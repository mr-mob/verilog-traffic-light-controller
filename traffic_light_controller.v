==> flow/design.v <==
`timescale 1ns / 1ps
module Traffic_Light_Controller(
    input clk,rst,
    output reg [2:0]L2R,
    output reg [2:0]D2R,
    output reg [2:0]L2D,
    output reg [2:0]R2LandR2D,
    output reg [3:0]count,
    output reg [2:0]ps
    );
    parameter  S1=0, S2=1, S3 =2, S4=3, S5=4,S6=5;
    parameter  TY=7,TYY=5,TR=2,TRR=3;
    always@(posedge clk or posedge rst)
        begin
        if(rst==1)
        begin
        ps<=S1;
        count<=0;
        end
        else
            case(ps)
                S1: if(count<TY)
                        begin
                        ps<=S1;
                        count<=count+1;
                        end
                    else
                        begin
                        ps<=S2;
                        count<=0;
                        end
                S2: if(count<TR)
                        begin
                        ps<=S2;
                        count<=count+1;
                        end
                    else
                        begin
                        ps<=S3;
                        count<=0;
                        end
                S3: if(count<TYY)
                        begin
                        ps<=S3;
                        count<=count+1;
                        end
                    else
                        begin
                        ps<=S4;
                        count<=0;
                        end
                S4:if(count<TRR)
                        begin
                        ps<=S4;
                        count<=count+1;
                        end
                    else
                        begin
                        ps<=S5;
                        count<=0;
                        end
                S5:if(count<TY)
                        begin
                        ps<=S5;
                        count<=count+1;
                        end
                    else
                        begin
                        ps<=S6;
                        count<=0;
                        end
                S6:if(count<TR)
                        begin
                        ps<=S6;
                        count<=count+1;
                        end
                    else
                        begin
                        ps<=S1;
                        count<=0;
                        end
                default: ps<=S1;
                endcase
            end   
            always@(ps)    
            begin
                case(ps)
                    S1:
                    begin
                       L2R<=3'b001;
                       R2LandR2D<=3'b001;
                       L2D<=3'b100;
                       D2R<=3'b100;
                    end
                    S2:
                    begin 
                       L2R<=3'b001;
                       R2LandR2D<=3'b010;
                       L2D<=3'b100;
                       D2R<=3'b100;
                    end
                    S3:
                    begin
                       L2R<=3'b001;
                       R2LandR2D<=3'b100;
                       L2D<=3'b001;
                       D2R<=3'b100;
                    end
                    S4:
                    begin
                       L2R<=3'b010;
                       R2LandR2D<=3'b100;
                       L2D<=3'b010;
                       D2R<=3'b100;
                    end
                    S5:
                    begin
                       L2R<=3'b100;
                       R2LandR2D<=3'b100;
                       L2D<=3'b100;
                       D2R<=3'b001;
                    end
                    S6:
                    begin 
                       L2R<=3'b100;
                       R2LandR2D<=3'b100;
                       L2D<=3'b100;
                       D2R<=3'b010;
                    end
                    default:
                    begin 
                       L2R<=3'b000;
                       R2LandR2D<=3'b000;
                       L2D<=3'b000;
                       D2R<=3'b000;
                    end
                    endcase
            end                
endmodule
== Tool chain data of Traffic_Light_Controller ==
The steps from the RTL of Traffic_Light_Controller to its reports follow in flow order.
Line numbers count from 1 in the design file above.
Cell names lack the library's common part.
Not given: -
Design
  top: Traffic_Light_Controller
  clock port: clk
  cell library: sky130hd
  timing corner: tt_025C_1v80

== Word-level counts ==
Counts by Yosys on the flattened word-level netlist (proc, flatten, opt, wreduce; memories kept). Register bits leave out memories and registers merged into their read ports (data or address). Print and check cells are left out.
Operators by class
  $add $sub $neg: 1
  order comparisons: 4
  equality and inequality tests: 5
  muxes and demuxes: 16
  reductions and logical operators: 9
Operator list (count)
  parallel mux 3 bit (select 3 bit): 4
  parallel mux 3 bit (select 6 bit): 1
  parallel mux 4 bit (select 4 bit): 1
  two-way mux 4 bit: 4
  OR reduction 4 bit: 3
  < comparator 4 x 2 -> 1 bit with constant B: 2
  < comparator 4 x 3 -> 1 bit with constant B: 2
  OR reduction 2 bit: 3
  equality test 3 x 2 -> 1 bit with constant B: 2
  equality test 3 bit with constant B: 2
  nonzero test 6 bit: 1
  two-way mux 3 bit: 2
  adder 4 x 1 -> 4 bit with constant B: 1
  equality test 3 x 1 -> 1 bit with constant B: 1
  zero test 3 bit: 1
  OR reduction 3 bit: 1
  two-way mux 1 bit: 3
  two-way mux 2 bit: 1
Word-level totals
  flip-flop bits (word level): 7
  input bits: 2
  output and inout bits: 19

== Longest topological paths ==
Longest topological path by Yosys (ltp), each cell counted once; first at word level (registers and memories cut), then after technology mapping (sequential cells cut; the memories' decode and read muxes count).
Depth
  depth in word-level cells: 3
  ABC_AREA: 0
  gate-level depth with buffers: 6
  gate-level depth less buffers: 6

== Mapped cells and area ==
Source: synth_stat.txt of the flow (Yosys; design flattened, memories mapped). It holds for the ABC_AREA given above (unset counts as 0); a run with the other value may have another netlist.
Totals and module areas in this step are rounded.
Mapped netlist
  cells in the netlist: 66
  mapped area: 551 um2
  sequential area: 175 um2
  flip-flop cells: 7
Cells by type
  dfrtp_1: count 7, area in all 175.168 um2
  nor2_1: count 7, area in all 26.275 um2
  ha_1: count 2, area in all 25.024 um2
  buf_6: count 2, area in all 22.522 um2
  inv_1: count 6, area in all 22.522 um2
  a21oi_1: count 4, area in all 20.019 um2
  nor3_1: count 4, area in all 20.019 um2
  nand2_1: count 4, area in all 15.014 um2
  nand3_1: count 3, area in all 15.014 um2
  nor4b_2: count 1, area in all 15.014 um2
  a211oi_2: count 1, area in all 12.512 um2
  and3_1: count 2, area in all 12.512 um2
  nand2b_1: count 2, area in all 12.512 um2
  or3_4: count 1, area in all 11.261 um2
  a32o_1: count 1, area in all 10.01 um2
  o21ai_1: count 2, area in all 10.01 um2
  o311a_1: count 1, area in all 10.01 um2
  a21oi_2: count 1, area in all 8.758 um2
Other cell types: 15; their cells: 15.

== Worst setup path after synthesis ==
Source: OpenSTA report_checks on the synthesized netlist (no wires, ideal clock, input and output delay 20% of the period each), path of least setup slack; recovery checks are left aside. Register names are those of the netlist, which keeps one name where synthesis merged equal registers.
Timing path post-synthesis
  kind: register to register
  start point: register count[1]
  end point: register count[1]
  period: 1490 ps
  setup time: 122 ps
  launch time at the first pin: 0 ps
  arrival time: 1418 ps
  data required time: 1368 ps
  setup slack: -50 ps
  delay of the path: 1540 ps
  driving pins on the path: 6
  synthesis period reached: 1540 ps
"delay of the path" is the arrival time less input delay plus setup time.
"driving pins on the path" counts driving pins, that of a launching flip-flop among them; a cell with two outputs on the path counts twice.
"synthesis period reached" is the clock period less the worst setup slack; recovery checks do not enter. This is arithmetic on one report: input and output delays are still those of the set period (20% each).
Between the ends stands the longest chain of elaborated cells between them, by number of cells; it is not shown to be the way that was timed. Of several equally long chains one is given.
Each line given opens the expression or statement behind the cell; cells for indexed reads and writes are added by Yosys, which also makes memories of some case tables.
At most two assigning lines are given for a register; there are more.
On the way, post-synthesis
  cells stage by stage: dfrtp_1 ha_1 a211oi_1 a211oi_2 a21oi_2 a32o_1
  cells in the longest elaborated chain: 3
RTL lines, path post-synthesis
  start, declared: RTL line 8  | output reg [3:0]count,
  start, assigned: RTL line 25  | count<=count+1;
  start, assigned: RTL line 35  | count<=count+1;
  adder 4 x 1 -> 4 bit: RTL line 35
  two-way mux 4 bit: RTL line 32  | S2: if(count<TR)
  parallel mux 4 bit (select 4 bit): RTL line 21  | case(ps)
  end, assigned: RTL line 25
  end, assigned: RTL line 35
  end, declared: RTL line 8

== Path in the finished layout ==
Path of least setup slack in the final report of flow run 1 (OpenROAD, finished layout, wires in). Where an end is a register, its clock arrival counts in the times.
The path's times are printed in steps of 10 ps; the period is the one set.
Timing path after layout
  kind: register to output
  start point: register ps[2]
  end point: output L2R[1]
  period: 2210 ps
  output delay: 440 ps
  launch time at the first pin: 250 ps
  arrival time: 1640 ps
  data required time: 1770 ps
  setup slack: 130 ps
  driving pins on the path: 4
Between the ends stands the longest chain of elaborated cells between them, by number of cells; it is not shown to be the way that was timed. Of several equally long chains one is given.
At most two assigning lines are given for a register; there are more.
On the way, after layout
  cells stage by stage: dfrtp_1 nand2b_1 nor2_1 clkdlybuf4s50_1
  cells in the longest elaborated chain: 3
RTL lines, path after layout
  start, declared: RTL line 9  | output reg [2:0]ps
  start, assigned: RTL line 17  | ps<=S1;
  start, assigned: RTL line 24  | ps<=S1;
  equality test 3 bit: RTL line 87  | case(ps)
  OR reduction 2 bit
  parallel mux 3 bit (select 3 bit): RTL line 87
  end, declared: RTL line 4  | output reg [2:0]L2R,

Wiki page: Traffic_Light_Controller / flow data

Top module Traffic_Light_Controller; platform sky130hd; tools Yosys and OpenROAD; 2 stored runs in no particular order. Input and output delays are each 20% of the period that was set; the output load is 0.01 pF.
By "time on the worst setup path" is meant the share of the clock period that the worst setup path is allowed (20% is reserved at inputs, 20% at outputs), minus its slack. Clock arrival times at its registers enter into it.
"time on the worst setup path" is given in steps of 10 ps.
Results are given in rounded form.

==> flow run 1: settings <==
{ "period_ns": 2.21, "CAP_MARGIN": 20, "CORE_MARGIN": 2, "CORE_UTILIZATION": 40, "SLEW_MARGIN": 20 }
==> flow run 1: results <==
total die area: 1690 um2
area of the synthesized netlist: 551 um2
utilization after routing: 60.2 %
worst setup slack after layout: 129 ps
time on the worst setup path: 1640 ps
class of the worst setup path: register to output

==> flow run 2: settings <==
{ "period_ns": 2.26, "CORE_UTILIZATION": 53, "PLACE_DENSITY_LB_ADDON": 0.24, "CORE_MARGIN": 3, "GPL_ROUTABILITY_DRIVEN": 1, "CTS_CLUSTER_SIZE": 84, "CTS_CLUSTER_DIAMETER": 192, "SLEW_MARGIN": 40, "CAP_MARGIN": 20 }
==> flow run 2: results <==
stopped before the end: floorplanning reported PDN-0185
